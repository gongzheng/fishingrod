==> flow/design.v <==
module  Fishingrod_control  ( start , ck , round0 ,  round , ready, sels, selk ) ;
input   start ;
input   ck ;  
output  round0 ;   
output  [0:4] round;
output  ready ;
output   [0:4]   sels;
output   [0:4]   selk;
reg     [0:4]  round_ps;
wire    [0:4]  round_ns;
reg     [2:0]  cnt_ps ;   
wire    [2:0]  cnt_ns ;   
reg            ready ;    
wire 		   round18;
reg     [0:15] intsel;
assign  cnt_ns  =  start  ?  0  :  cnt_ps + 1 ;
always  @ ( posedge ck )  cnt_ps  <=  cnt_ns ;
assign  round_ns    =  start ? 0 : ( (cnt_ps==7) ? round_ps+1 : round_ps) ;
always  @ ( posedge ck  )  round_ps  <=  round_ns ;
assign  round0   =  ( round_ps == 0 ) ;
assign  round18  =  ( round_ps == 18 ) ;
assign  round  =  round_ps;
always  @ ( posedge ck )  ready  <=  round12 ;
assign sels= intsel[0:3]; 
assign selk= intsel[4:7]; 
endmodule
# Step by step through the tools: Fishingrod_control
# The steps from the RTL of Fishingrod_control to its reports follow in flow order.
# Line numbers count from 1 in the design file above.
# Operators carry their Yosys type and port widths (W data, S select, Z words).
# Cell names lack the library's common part.
# The mark n/a stands for no value.
dict set report inputs {
  top_module {Fishingrod_control}
  clk_port {ck}
  lib {sky130hd}
  pvt_corner {tt_025C_1v80}
}

# Elaborated design
# Yosys after proc, flatten, opt, wreduce and memory -nomap, before mapping. Enables and synchronous resets that opt folds into registers are not counted as muxes. Memory bits, and registers merged into a memory's read port (data or address), are not among the register bits. Print and check cells are not counted. Equal cells are merged and count once.
dict set report classes {
  cmp 0
  shift 0
  mux 0
  n_logic 0
  reduce_logical 1
  div 0
  mul 0
  eq_ne 1
  addsub 2
}
# operator count
set ops {}
lappend ops {{$add A5 B1 Y5 const B} 1}
lappend ops {{$logic_not A5 Y1} 1}
lappend ops {{$add A3 B1 Y3 const B} 1}
lappend ops {{$eq A3 B3 Y1 const B} 1}
dict set report word_totals {
  input_bits 2
  clocked_rd_ports_x_width 0
  wordCells 7
  mem_bits_ro 0
  out_inout_bits 17
  ramBits 0
  register_bits 9
  latchBits 0
  n_memories 0
}

# Longest topological paths
# Longest topological path by Yosys (ltp), each cell counted once; first at word level (registers and memories cut), then after technology mapping (sequential cells cut; the memories' decode and read muxes count).
dict set report depth {
  depth_word 1
  abc_area 0
  ltp_mapped 5
}

# Mapped cells and area
# The flow's flattened synthesis, as Yosys stat reports it; memories are mapped. The netlist is that of the ABC_AREA named above (0 if unset); the other value can give another one.
dict set report mapped {
  synth_area_um2 445.4
  stdcells 47
  seq_area_um2 160.2
  ff_cells 8
}
# cell_type count area_total_um2
set types {}
lappend types {dfxtp_1 8 160.154}
lappend types {buf_4 12 90.086}
lappend types {ha_1 4 50.048}
lappend types {nor2b_1 4 25.024}
lappend types {mux2_1 2 22.522}
lappend types {nor2_1 5 18.768}
lappend types {nand4_1 2 12.512}
lappend types {a21bo_2 1 10.01}
lappend types {mux2i_1 1 10.01}
lappend types {nor4b_1 1 8.758}
lappend types {xnor2_1 1 8.758}
lappend types {inv_1 2 7.507}
lappend types {nand3b_1 1 7.507}
lappend types {a21oi_1 1 5.005}
lappend types {buf_2 1 5.005}
lappend types {conb_1 1 3.754}

# Path before layout
# OpenSTA on the mapped netlist: ideal clock, no wires. The path of least setup slack (recovery checks aside). Input and output delay are each 20% of the period. Register names are those of the netlist, which keeps one name where synthesis merged equal registers.
dict set report synth_timing {
  kind {flip-flop to flip-flop}
  start {reg cnt_ps[0]}
  end {reg round_ps[1]}
  period_ns 1.2
  path_stages 6
  t_required_ns 1.077
  setup_slack_ns -0.100
  path_delay_ns 1.300
  arrival_ns 1.177
  n_path_buf 1
  setup_ns 0.123
  period_less_setup_slack_ns 1.3
}
# "path_delay_ns" = arrival - input delay + setup time.
# "path_stages" counts driving pins, that of a launching flip-flop among them; a cell with two outputs on the path counts twice.
# "period_less_setup_slack_ns" is the clock period less the worst setup slack; recovery checks do not enter. This is arithmetic on one report: input and output delays are still those of the set period (20% each).
# Between the ends stands the longest chain of elaborated cells between them, by number of cells; it is not shown to be the way that was timed. Of several equally long chains one is given.
# A line is the first line of the expression or statement that the cell stems from. Yosys adds cells for indexed reads and writes and turns some case tables into memories.
dict set report synth_between {
  cell_sequence {dfxtp_1 ha_1 ha_1 buf_4 nand4_1 mux2_1}
  elab_chain_len 1
}
# item line
set synth_rtl {}
lappend synth_rtl {{start, declared} 11} ;# reg     [2:0]  cnt_ps ;
lappend synth_rtl {{start, assigned} 17} ;# always  @ ( posedge ck )  cnt_ps  <=  cnt_ns ;
lappend synth_rtl {{$eq A3 B3 Y1} 18} ;# assign  round_ns    =  start ? 0 : ( (cnt_ps==7) ? round_ps+1 : round_ps) ;
lappend synth_rtl {{end, assigned} 19} ;# always  @ ( posedge ck  )  round_ps  <=  round_ns ;
lappend synth_rtl {{end, declared} 9} ;# reg     [0:4]  round_ps;

# Path in the finished layout
# Path of least setup slack in the final report of entry A (OpenROAD, finished layout, wires in). Where an end is a register, its clock arrival counts in the times.
dict set report layout_timing {
  kind {flip-flop to output port}
  start {reg round_ps[4]}
  end {out round0}
  t_required_ns 0.93
  period_ns 1.16
  n_path_buf 1
  output_delay_ns 0.23
  arrival_ns 1.08
  path_stages 5
  setup_slack_ns -0.15
}
# Between the ends stands the longest chain of elaborated cells between them, by number of cells; it is not shown to be the way that was timed. Of several equally long chains one is given.
dict set report layout_between {
  cell_sequence {dfxtp_2 inv_1 ha_1 nor4b_2 buf_2}
  elab_chain_len 1
}
# item line
set layout_rtl {}
lappend layout_rtl {{start, declared} 9} ;# reg     [0:4]  round_ps;
lappend layout_rtl {{start, assigned} 19} ;# always  @ ( posedge ck  )  round_ps  <=  round_ns ;
lappend layout_rtl {{$logic_not A5 Y1} 20} ;# assign  round0   =  ( round_ps == 0 ) ;
lappend layout_rtl {{end, declared} 4} ;# output  round0 ;

## Implementation results

Top module Fishingrod_control; platform sky130hd; tools Yosys and OpenROAD; 2 stored runs in no particular order. Input and output delays are each 20% of the period that was set; the output load is 0.01 pF.
"clock_period_reached_ns" is the run's clock period less its worst setup slack. It is reckoned from that one timing run; input and output delays stay at 20% of the period that was set.
"worst_path_time_ns" is the time allowed to the run's worst setup path (the clock period less input and output delay, where it has them) less its slack. Clock arrival times count: a late capture clock shortens it, a late launch clock lengthens it.
By "final_power_mw" is meant OpenSTA's value without simulated activity: inputs other than the clock are taken to toggle once in ten clock periods, and the tool carries that through the logic.

[flow] entry A: files
==> flow/run.sh <==
#!/bin/bash
# the make line also repeats the synthesis and layout settings of config.mk as NAME=value (left out here)
make -C /OpenROAD-flow-scripts/flow DESIGN_CONFIG=/design/flow/config.mk WORK_HOME=/design/flow/orfs CLKGATE_MAP_FILE= finish
==> flow/config.mk <==
export PLATFORM = sky130hd
export DESIGN_NAME = Fishingrod_control
export DESIGN_NICKNAME = Fishingrod_control
export VERILOG_FILES = /design/flow/design.v
export SDC_FILE = /design/flow/constraint.sdc
export NUM_CORES = 4
export LEC_CHECK = 0
export CAP_MARGIN = 20
export CORE_MARGIN = 2
export CORE_UTILIZATION = 40
export SLEW_MARGIN = 20
==> flow/constraint.sdc <==
create_clock -name core_clock -period 1.16 [get_ports {ck}]
set_input_delay 0.2320 -clock core_clock [delete_from_list [all_inputs] [get_ports {ck}]]
set_output_delay 0.2320 -clock core_clock [all_outputs]
set_load 0.01 [all_outputs]

[flow] entry A: metrics
[metrics] final_cell_area_um2 = 585.6
[metrics] synthesis_area_um2 = 445.4
[metrics] ws_setup_ns = -0.148
[metrics] final_util_frac = 0.549
[metrics] worst_hold_slack_ns = 0.421
[metrics] fin_tns_ns = -0.148
[metrics] worst_path_time_ns = 1.08
[metrics] critical_path_kind = flip-flop to output port
[metrics] clock_period_reached_ns = 1.308
[metrics] final_power_mw = 0.5592
[metrics] dieArea_um2 = 1396.5

[flow] entry B: files
==> flow/run.sh <==
#!/bin/bash
# the make line also repeats the synthesis and layout settings of config.mk as NAME=value (left out here)
make -C /OpenROAD-flow-scripts/flow DESIGN_CONFIG=/design/flow/config.mk WORK_HOME=/design/flow/orfs CLKGATE_MAP_FILE= finish
==> flow/config.mk <==
export PLATFORM = sky130hd
export DESIGN_NAME = Fishingrod_control
export DESIGN_NICKNAME = Fishingrod_control
export VERILOG_FILES = /design/flow/design.v
export SDC_FILE = /design/flow/constraint.sdc
export NUM_CORES = 4
export LEC_CHECK = 0
export CAP_MARGIN = 20
export CELL_PAD_IN_SITES_GLOBAL_PLACEMENT = 1
export CORE_MARGIN = 2
export CORE_UTILIZATION = 30
export CTS_CLUSTER_DIAMETER = 211
export MIN_ROUTING_LAYER = met1
export PLACE_DENSITY_LB_ADDON = 0.06
export SLEW_MARGIN = 0
==> flow/constraint.sdc <==
create_clock -name core_clock -period 2.4 [get_ports {ck}]
set_input_delay 0.4800 -clock core_clock [delete_from_list [all_inputs] [get_ports {ck}]]
set_output_delay 0.4800 -clock core_clock [all_outputs]
set_load 0.01 [all_outputs]

[flow] entry B: metrics
[metrics] final_cell_area_um2 = 499.2
[metrics] synthesis_area_um2 = 445.4
[metrics] ws_setup_ns = 0.303
[metrics] final_util_frac = 0.37
[metrics] worst_hold_slack_ns = 0.425
[metrics] fin_tns_ns = 0.000
[metrics] worst_path_time_ns = 1.62
[metrics] critical_path_kind = flip-flop to output port
[metrics] clock_period_reached_ns = 2.097
[metrics] final_power_mw = 0.2594
[metrics] dieArea_um2 = 1808.8
